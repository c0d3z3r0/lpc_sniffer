==> flow/design.v <==
module lpc(
	input wire [3:0] lpc_ad,
	input wire lpc_clock,
	input wire lpc_frame,
	input wire lpc_reset,
	input wire reset,
	output wire [3:0] out_cyctype_dir,
	output wire [31:0] out_addr,
	output wire [7:0] out_data,
	output reg out_sync_timeout,
	output reg out_clock_enable);
	localparam[3:0] STATE_IDLE		= 4'd0;
	localparam[3:0] STATE_START		= 4'd1;
	localparam[3:0] STATE_CYCLE_DIR		= 4'd2;
	localparam[3:0] STATE_ADDRESS_CLK	= 4'd3;
	localparam[3:0] STATE_TAR_CLK		= 4'd4;
	localparam[3:0] STATE_SYNC		= 4'd5;
	localparam[3:0] STATE_DATA_CLK		= 4'd6;
	localparam[3:0] STATE_TAREND_CLK	= 4'd7;
	reg [3:0] state = STATE_IDLE;
	reg [3:0] cyctype_dir;				 
	reg [31:0] addr = 32'd0;			 
	reg [7:0] data;				 
	reg [3:0] counter;
	assign out_cyctype_dir = cyctype_dir;
	assign out_data = data;
	assign out_addr = addr;
	always @(posedge lpc_clock or negedge lpc_reset)
	begin
		if (~lpc_reset)
		begin
			state <= STATE_IDLE;
		end else
		begin
			if (~lpc_frame)
			begin
				if (state == STATE_IDLE && lpc_ad == 4'b0000)  
				begin
					out_clock_enable <= 1'b0;
					out_sync_timeout <= 1'b0;
					state <= STATE_CYCLE_DIR;
					counter <= 0;
				end else
				begin
				end
			end else
			if (lpc_frame)
			begin
				case (state)
					STATE_CYCLE_DIR:
					begin
						cyctype_dir <= lpc_ad;
						case (cyctype_dir[3:2])
							2'b00:  
							begin
								state <= STATE_ADDRESS_CLK;
								addr <= 0;
								counter <= 3;  
							end
							2'b01:  
							begin
								state <= STATE_ADDRESS_CLK;
								counter <= 7;  
							end
							default:  
							begin
								state <= STATE_IDLE;
							end
						endcase
					end
					STATE_ADDRESS_CLK:
					begin
						addr[counter * 4 + 3 : counter * 4] <= lpc_ad;
						if (counter == 0)
						begin
							case (cyctype_dir[1])
								1'b0:  
								begin
									state <= STATE_TAR_CLK;
								end
								1'b1:  
								begin
									state <= STATE_DATA_CLK;
								end
							endcase
						end else
						begin
							counter <= counter - 1;
						end
					end
					STATE_TAR_CLK:
					begin
						if (counter == 0)
						begin
							if (lpc_ad == 4'b1111)
							begin
								state <= STATE_TAR_CLK;
								counter <= 1;
							end else  
							begin
								state <= STATE_IDLE;
							end
						end else
						if (counter == 1)
						begin
								state <= STATE_SYNC;
						end
					end
					STATE_SYNC:
					begin
						if (lpc_ad == 4'b0000)  
						begin
							case (cyctype_dir[1])
								1'b0:  
								begin
									state <= STATE_DATA_CLK;
									counter <= 0;
								end
								1'b1:  
								begin
									state <= STATE_TAREND_CLK;
									counter <= 0;
								end
							endcase
						end
					end
					STATE_DATA_CLK:
					begin
						data[counter * 4 + 3 : counter * 4] <= lpc_ad;
						if (counter == 0)
						begin
								counter <= 1;
						end else
						if (counter == 1)
						begin
							case (cyctype_dir[1])
								1'b0:  
								begin
									state <= STATE_TAREND_CLK;
									counter <= 0;
								end
								1'b1:  
								begin
									state <= STATE_TAR_CLK;
									counter <= 0;
								end
							endcase
						end
					end
					STATE_TAREND_CLK:
					begin
						if (counter == 0)
						begin
							counter <= 1;
						end else
						if (counter == 1)
						begin
							out_clock_enable <= 1;
							state <= STATE_IDLE;
						end
					end
				endcase
			end
		end
	end
endmodule
======== Step by step through the tools: lpc ========
What the tools print for lpc, step after step.
Lines are those of the file above, counted from 1.
Operators carry their Yosys type and port widths (W data, S select, Z words).
Cell names lack the library's common part.
A cell with -- has no value.
inputs
  design top .............................. lpc
  clock ................................... lpc_clock
  library ................................. sky130hd
  corner .................................. tt_025C_1v80

======== Elaborated design ========
Counts by Yosys on the flattened word-level netlist (proc, flatten, opt, wreduce; memories kept). Register bits leave out memories and registers merged into their read ports (data or address). Print and check cells are left out.
word-level totals
  flip-flop bits (word level) ............. 53
  output and inout port bits .............. 46
cells by class
  $add $sub $neg .......................... 2
  eq/ne operators ......................... 27
  shift-type cells ........................ 4
  muxes and demuxes ....................... 33
  bitwise operators ....................... 7
  reduce/logical cells .................... 14
operators with widths
  cell                       count
  $mux W4                    18
  $pmux W32 S2               1
  $pmux W4 S6                2
  $shift A4 B33 Y32          1
  $shift A4 B33 Y8           1
  $shift A4 B33 Y32 const A  1
  $shift A4 B33 Y8 const A   1
  $neg A6 Y33                1
  $and A32 B32 Y32           1
  $or A32 B32 Y32            1
  $not A32 Y32               1
  $mux W32                   1
  $pmux W4 S2                4
  $ne A3 B3 Y1 const B       10
  $eq A4 B3 Y1 const B       4
  $ne A4 B4 Y1 const B       3
  $logic_not A4 Y1           3
  $reduce_and A10 Y1         1
  $reduce_and A9 Y1          1
  $eq A4 B2 Y1 const B       2
  $and A8 B8 Y8              1
  $or A8 B8 Y8               1
  $not A8 Y8                 1
  $ne A7 B1 Y1 const B       1
  $reduce_and A3 Y1          2
  $reduce_and A5 Y1          1
  $mux W1                    5
  $ne A2 B1 Y1 const B       2
Not listed: further kinds 13, cells in them 15.

======== Longest topological paths ========
Longest topological path by Yosys (ltp), each cell counted once; first at word level (registers and memories cut), then after technology mapping (sequential cells cut; the memories' decode and read muxes count).
depth
  depth after elaboration ................. 6
  ABC_AREA ................................ 0
  depth in mapped cells ................... 8
  mapped depth without buffers ............ 7

======== After synthesis ========
Source: synth_stat.txt of the flow (Yosys; design flattened, memories mapped). It holds for the ABC_AREA given above (unset counts as 0); a run with the other value may have another netlist.
Totals and module areas in this step are rounded.
mapped netlist
  standard cells after synthesis .......... 248
  cell area after synthesis ............... 2,850 um2
  flip-flop cells ......................... 52
  buffer cells ............................ 15
cells by type
  cell type  count  area in all (um2)
  edfxtp_1   49     1.47E+03
  mux2i_1    31     310.298
  nor2_1     38     142.637
  a21oi_1    15     75.072
  dfrtp_1    3      75.072
  nand2_1    19     71.318
  nand3_1    12     60.058
  mux2_1     5      56.304
  ha_1       4      50.048
  mux2_2     3      33.782
  buf_4      4      30.029
  clkbuf_1   8      30.029
  nor4b_2    2      30.029
  nand2b_1   4      25.024
  nor3_1     5      25.024
  nor4b_4    1      23.773
  inv_1      6      22.522
  nor2b_1    3      18.768
Not listed: further types 29, cells in them 36.

======== Worst setup path after synthesis ========
Source: OpenSTA report_checks on the synthesized netlist (no wires, ideal clock, input and output delay 20% of the period each), path of least setup slack; recovery checks are left aside. Register names are those of the netlist, which keeps one name where synthesis merged equal registers.
timing post-synthesis
  kind .................................... in2reg
  start ................................... in lpc_frame
  end ..................................... reg addr[0]
  clock period ............................ 5.93 ns
  setup time .............................. 0.461 ns
  data arrival time ....................... 3.856 ns
  path slack .............................. 1.613 ns
  path delay .............................. 3.131 ns
  driving pins on the path ................ 3
  path buffers ............................ 1
  synthesis period reached ................ 4.317 ns
"path delay" = arrival - input delay + setup time.
"driving pins on the path": output pins that drive a net of the path, with the launching flip-flop's if there is one; two outputs of one cell count as two.
"synthesis period reached" = period - worst setup slack (recovery checks aside). The figure is calculated, with input and output delays left at 20% of the set period.
The rows between start and end are the longest chain of elaborated cells between them; the timing report does not say that the signal goes this way. Where chains are equally long, one stands for them.
A line is the first line of the expression or statement that the cell stems from. Yosys adds cells for indexed reads and writes and turns some case tables into memories.
Lines with a computed index may be missing from the assigning lines.
between the ends, post-synthesis
  cell sequence ........................... clkbuf_1 > nand2b_1 > nor3_1
  length of the longest elaborated chain .. 1
ends and longest elaborated chain, post-synthesis
  what               line  RTL
  start, declared    4     input wire lpc_frame,
  $reduce_and A4 Y1  --
  end, assigned      57    addr <= 0;
  end, declared      22    reg [31:0] addr = 32'd0;

======== Path in the finished layout ========
Path of least setup slack in the final report of run A (OpenROAD, finished layout, wires in). Where an end is a register, its clock arrival counts in the times.
timing post-layout
  kind .................................... in2reg
  start ................................... in lpc_ad[0]
  end ..................................... reg counter[2]
  clock period ............................ 6.36 ns
  setup time .............................. 0.36 ns
  data arrival time ....................... 3.59 ns
  path slack .............................. 2.71 ns
  driving pins on the path ................ 6
  path buffers ............................ 1
The rows between start and end are the longest chain of elaborated cells between them; the timing report does not say that the signal goes this way. Where chains are equally long, one stands for them.
A register here has more assigning lines than the two given.
The path ends at the enable pin of a flip-flop; only ways to that pin are counted.
between the ends, post-layout
  cell sequence ........................... clkdlybuf4s50_1 > nor4_2 > inv_1 > o22ai_1 > a31oi_1 > nor4_1
  length of the longest elaborated chain .. 4
ends and longest elaborated chain, post-layout
  what                 line  RTL
  start, declared      2     input wire [3:0] lpc_ad,
  $logic_not A4 Y1     37    if (state == STATE_IDLE && lpc_ad == 4'b0000)
  $logic_and A1 B1 Y1  37
  $reduce_bool A2 Y1   --
  $reduce_and A10 Y1   --
  end, assigned        42    counter <= 0;
  end, assigned        88    counter <= counter - 1;
  end, declared        24    reg [3:0] counter;

Ticket comment

2 stored runs of lpc in the flow (synthesis by Yosys, layout by OpenROAD, sky130hd cells), in arbitrary order. Constraints: input delay and output delay 20% of the set period each, output load 0.01 pF.
By "achieved period" is meant the clock period of the run minus its worst setup slack. This is arithmetic on one report: input and output delays are still those of the set period (20% each).
"worst path time": the worst setup path's part of the clock period (all of it between registers, 20% less for each end at a port) less its slack. A launch clock that arrives late makes it longer, a capture clock that arrives late makes it shorter.
"overall power" rests on the timing tool's default activity at the inputs, not on a simulated workload.
The measured numbers are rounded.

---- run A ----
settings
  period_ns = 6.36
  CORE_UTILIZATION = 57
  SETUP_SLACK_MARGIN = 1.62
  PLACE_DENSITY_LB_ADDON = 0.2
  HOLD_SLACK_MARGIN = 0.17
  CORE_ASPECT_RATIO = 0.57
  CORE_MARGIN = 5
  TNS_END_PERCENT = 50
  GPL_TIMING_DRIVEN = 1
  MIN_ROUTING_LAYER = met1
  MAX_ROUTING_LAYER = met5
  CAP_MARGIN = 20
  SLEW_MARGIN = 20
results
  chip area in the Yosys report ........... 2,850 um2
  area inside the die boundary ............ 6,580 um2
  area of the standard cells in the finished layout .. 3,510 um2
  utilization after layout ................ 0.727
  lowest setup slack ...................... 2.71 ns
  sum of negative setup slack ............. 0.000 ns
  worst-case hold slack ................... 0.575 ns
  overall power ........................... 1,080 uW
  achieved period ......................... 3.652 ns
  worst path time ......................... 2.38 ns
  class of the worst setup path ........... in2reg

---- run B ----
settings
  period_ns = 6.27
  CAP_MARGIN = 20
  CORE_MARGIN = 2
  CORE_UTILIZATION = 40
  SLEW_MARGIN = 20
results
  chip area in the Yosys report ........... 2,850 um2
  area inside the die boundary ............ 7,820 um2
  area of the standard cells in the finished layout .. 3,560 um2
  utilization after layout ................ 0.521
  lowest setup slack ...................... 2.72 ns
  sum of negative setup slack ............. 0.000 ns
  worst-case hold slack ................... 0.565 ns
  overall power ........................... 1,120 uW
  achieved period ......................... 3.549 ns
  worst path time ......................... 2.30 ns
  class of the worst setup path ........... in2reg
