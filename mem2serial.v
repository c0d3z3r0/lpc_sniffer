==> flow/design.v <==
module mem2serial #(parameter AW = 8)
	(
		output reg read_clock_enable,
		input [47:0] read_data,
		input read_empty,  
		input reset,  
		input clock,
		input uart_ready,
		output reg [7:0] uart_data,
		output reg uart_clock_enable);
	parameter idle = 0, write_data = 1, wait_write_done = 2,
		write_trailer = 3, wait_write_trailer_done = 4;
	reg [2:0] state;
	reg [7:0] write_pos;
	reg [47:0] data;
	always @(negedge reset or negedge clock) begin
		if (~reset) begin
			state <= idle;
			uart_clock_enable <= 0;
			read_clock_enable <= 0;
			write_pos <= 00;
		end
		else
			case (state)
				idle: begin
					if (~read_empty)
						if (read_clock_enable) begin
							data <= read_data;
							state <= write_data;
							read_clock_enable <= 0;
							write_pos <= 40;
						end else
							read_clock_enable <= 1;
					else
						read_clock_enable <= 0;
				end
				write_data: begin
						if (uart_ready) begin
							uart_data[7] <= data[write_pos + 7];
							uart_data[6] <= data[write_pos + 6];
							uart_data[5] <= data[write_pos + 5];
							uart_data[4] <= data[write_pos + 4];
							uart_data[3] <= data[write_pos + 3];
							uart_data[2] <= data[write_pos + 2];
							uart_data[1] <= data[write_pos + 1];
							uart_data[0] <= data[write_pos + 0];
							uart_clock_enable <= 1;
							write_pos <= write_pos - 8;
							state <= wait_write_done;
						end
				end
				wait_write_done: begin
					if (~uart_ready) begin
						uart_clock_enable <= 0;
						if (write_pos > 40) begin  
							write_pos <= 0;
							state <= write_trailer;
						end else
							state <= write_data;
					end
				end
				write_trailer: begin
					if (uart_ready) begin
						if (write_pos == 0) begin
							uart_clock_enable <= 1;
							uart_data <= 'h0a;
							state <= wait_write_trailer_done;
						end
						else if (write_pos >= 1) begin
							state <= idle;
						end
						write_pos <= write_pos + 1;
					end
				end
				wait_write_trailer_done: begin
					if (~uart_ready) begin
						uart_clock_enable <= 0;
						state <= write_trailer;
					end
				end
			endcase
	end
endmodule
---- Step by step through the tools: mem2serial ----
Tool output for the design above, in the order of the flow.
Line numbers count from 1 in the design file above.
Operators: Yosys type, input widths -> output width; for muxes data width and select width s.
Library cell names are shortened.
A cell with n/a has no value.
set-up
  top module .............................. mem2serial
  clock input ............................. clock
  cell library ............................ sky130hd
  corner .................................. tt_025C_1v80

---- Elaborated design ----
Yosys after proc, flatten, opt, wreduce and memory -nomap, before mapping. Memory bits, and registers merged into a memory's read port (data or address), are not among the register bits. Print and check cells are not counted. Equal cells are merged and count once.
bit counts
  register bits after elaboration ......... 69
  latch bits .............................. 0
  RAM bits ................................ 0
  memory bits (read-only) ................. 0
  clocked read ports x word width ......... 0
  memories ................................ 0
  output and inout port bits .............. 10
  elaborated cells ........................ 93
cells by class
  $add $sub $neg .......................... 8
  multipliers ............................. 0
  div/mod/pow operators ................... 0
  $lt $le $gt $ge ......................... 2
  equal/unequal tests ..................... 14
  shift-type cells ........................ 8
  mux-type cells .......................... 42
  bitwise gates (word level) .............. 1
  reductions and logical operators ........ 12
operators by type and width
  kind                 number
  $shiftx 48x10->1     6
  $shiftx 48x32->1     1
  $shiftx 48x9->1      1
  $mux 8               6
  $add 8x3->9 const B  4
  $pmux 8 s4           1
  $mux 3               8
  $ne 2x2->1 const B   9
  $add 8x2->9 const B  2
  $mux 1               16
  $pmux 1 s2           8
  $pmux 3 s5           1
  $reduce_and 5->1     2
  $add 8x1->9 const B  1
  $reduce_bool 4->1    2
  $ge 8x1->1 const B   1
  $sub 8x4->8 const B  1
  $gt 8x6->1 const B   1
  $logic_not 8->1      1
  $reduce_and 8->1     1
  $reduce_and 7->1     1
  $eq 3x2->1 const B   2
  $reduce_bool 5->1    1
  $reduce_and 4->1     1
  $eq 3x1->1 const B   1
  $eq 3x3->1 const B   1
  $ne 3x3->1 const B   1
  $logic_not 3->1      1
Other operator kinds: 5; their cells: 5.

---- Depth ----
Yosys ltp: most cells in a row. Word level: on the elaborated netlist, between registers, memories and ports. Mapped: between sequential cells and ports; inverters and the memories' decode and read muxes count.
logic depth
  depth after elaboration ................. 5
  ABC_AREA ................................ 0
  mapped depth ............................ 11
  depth with buffers taken out ............ 8

---- After synthesis ----
The flow's flattened synthesis, as Yosys stat reports it; memories are mapped. The netlist is that of the ABC_AREA named above (0 if unset); the other value can give another one.
The area totals of this step are shown rounded.
cell types
  type      number  total area (µm²)
  edfxtp_1  56      1.68E+03
  mux4_2    27      608.083
  dfrtn_1   14      350.336
  mux2i_1   32      320.307
  nand2_1   46      172.666
  nor2_1    34      127.622
  mux2_2    10      112.608
  ha_1      6       75.072
  o21ai_0   15      75.072
  a21oi_1   13      65.062
  buf_2     13      65.062
  nand3_1   12      60.058
  mux2_1    5       56.304
  nand4_1   8       50.048
  buf_4     6       45.043
  a211o_1   5       43.792
  and3_1    7       43.792
  clkbuf_1  11      41.29
Not listed: further types 46, cells in them 99.
synthesis totals
  standard cells after synthesis .......... 419
  cell area after synthesis ............... 4730 µm²
  area of sequential cells ................ 2060 µm²
  mapped flip-flops ....................... 71
  buffer cells ............................ 34

Below are 2 stored runs of the flow (Yosys, OpenROAD; platform sky130hd) on mem2serial, each with its settings and what was measured, unordered. Constraints: input delay and output delay 20% of the set period each, output load 0.01 pF.
By "total power of the final layout" is meant OpenSTA's value without simulated activity: inputs other than the clock are taken to toggle once in ten clock periods, and the tool carries that through the logic.
The results are shown rounded.

======== run A ========
==> flow/run.sh <==
#!/bin/bash
# the make line also repeats the synthesis and layout settings of config.mk as NAME=value (left out here)
make -C /OpenROAD-flow-scripts/flow DESIGN_CONFIG=/design/flow/config.mk WORK_HOME=/design/flow/orfs CLKGATE_MAP_FILE= finish
==> flow/config.mk <==
export PLATFORM = sky130hd
export DESIGN_NAME = mem2serial
export DESIGN_NICKNAME = mem2serial
export VERILOG_FILES = /design/flow/design.v
export SDC_FILE = /design/flow/constraint.sdc
export NUM_CORES = 4
export LEC_CHECK = 0
export CAP_MARGIN = 25
export CORE_ASPECT_RATIO = 1.86
export CORE_MARGIN = 2
export CORE_UTILIZATION = 29
export GPL_ROUTABILITY_DRIVEN = 1
export GPL_TIMING_DRIVEN = 0
export MIN_ROUTING_LAYER = met1
export PLACE_DENSITY_LB_ADDON = 0.26
export SETUP_SLACK_MARGIN = -0.55
export SLEW_MARGIN = 20
==> flow/constraint.sdc <==
create_clock -name core_clock -period 5.67 [get_ports {clock}]
set_input_delay 1.1340 -clock core_clock [delete_from_list [all_inputs] [get_ports {clock}]]
set_output_delay 1.1340 -clock core_clock [all_outputs]
set_load 0.01 [all_outputs]

-------- measured, run A --------
  std-cell area (final layout) ............ 6150 µm²
  final design utilization ................ 38.6 %
  area of the synthesized netlist ......... 4730 µm²
  total power of the final layout ......... 2.57 mW
  setup slack of the critical path ........ -0.072 ns
  die size ................................ 17400 µm²

======== run B ========
==> flow/run.sh <==
#!/bin/bash
# the make line also repeats the synthesis and layout settings of config.mk as NAME=value (left out here)
make -C /OpenROAD-flow-scripts/flow DESIGN_CONFIG=/design/flow/config.mk WORK_HOME=/design/flow/orfs CLKGATE_MAP_FILE= finish
==> flow/config.mk <==
export PLATFORM = sky130hd
export DESIGN_NAME = mem2serial
export DESIGN_NICKNAME = mem2serial
export VERILOG_FILES = /design/flow/design.v
export SDC_FILE = /design/flow/constraint.sdc
export NUM_CORES = 4
export LEC_CHECK = 0
export CAP_MARGIN = 10
export CELL_PAD_IN_SITES_GLOBAL_PLACEMENT = 0
export CORE_MARGIN = 8
export CORE_UTILIZATION = 59
export CTS_CLUSTER_DIAMETER = 207
export GPL_ROUTABILITY_DRIVEN = 1
export PLACE_DENSITY_LB_ADDON = 0.06
export SETUP_SLACK_MARGIN = 0.34
export SLEW_MARGIN = 20
==> flow/constraint.sdc <==
create_clock -name core_clock -period 6.72 [get_ports {clock}]
set_input_delay 1.3440 -clock core_clock [delete_from_list [all_inputs] [get_ports {clock}]]
set_output_delay 1.3440 -clock core_clock [all_outputs]
set_load 0.01 [all_outputs]

-------- measured, run B --------
  area of the synthesized netlist ......... 4730 µm²
  total power of the final layout ......... 1.85 mW
  die size ................................ 11100 µm²
  setup slack of the critical path ........ 0.486 ns
  final design utilization ................ 74.1 %
  std-cell area (final layout) ............ 5760 µm²
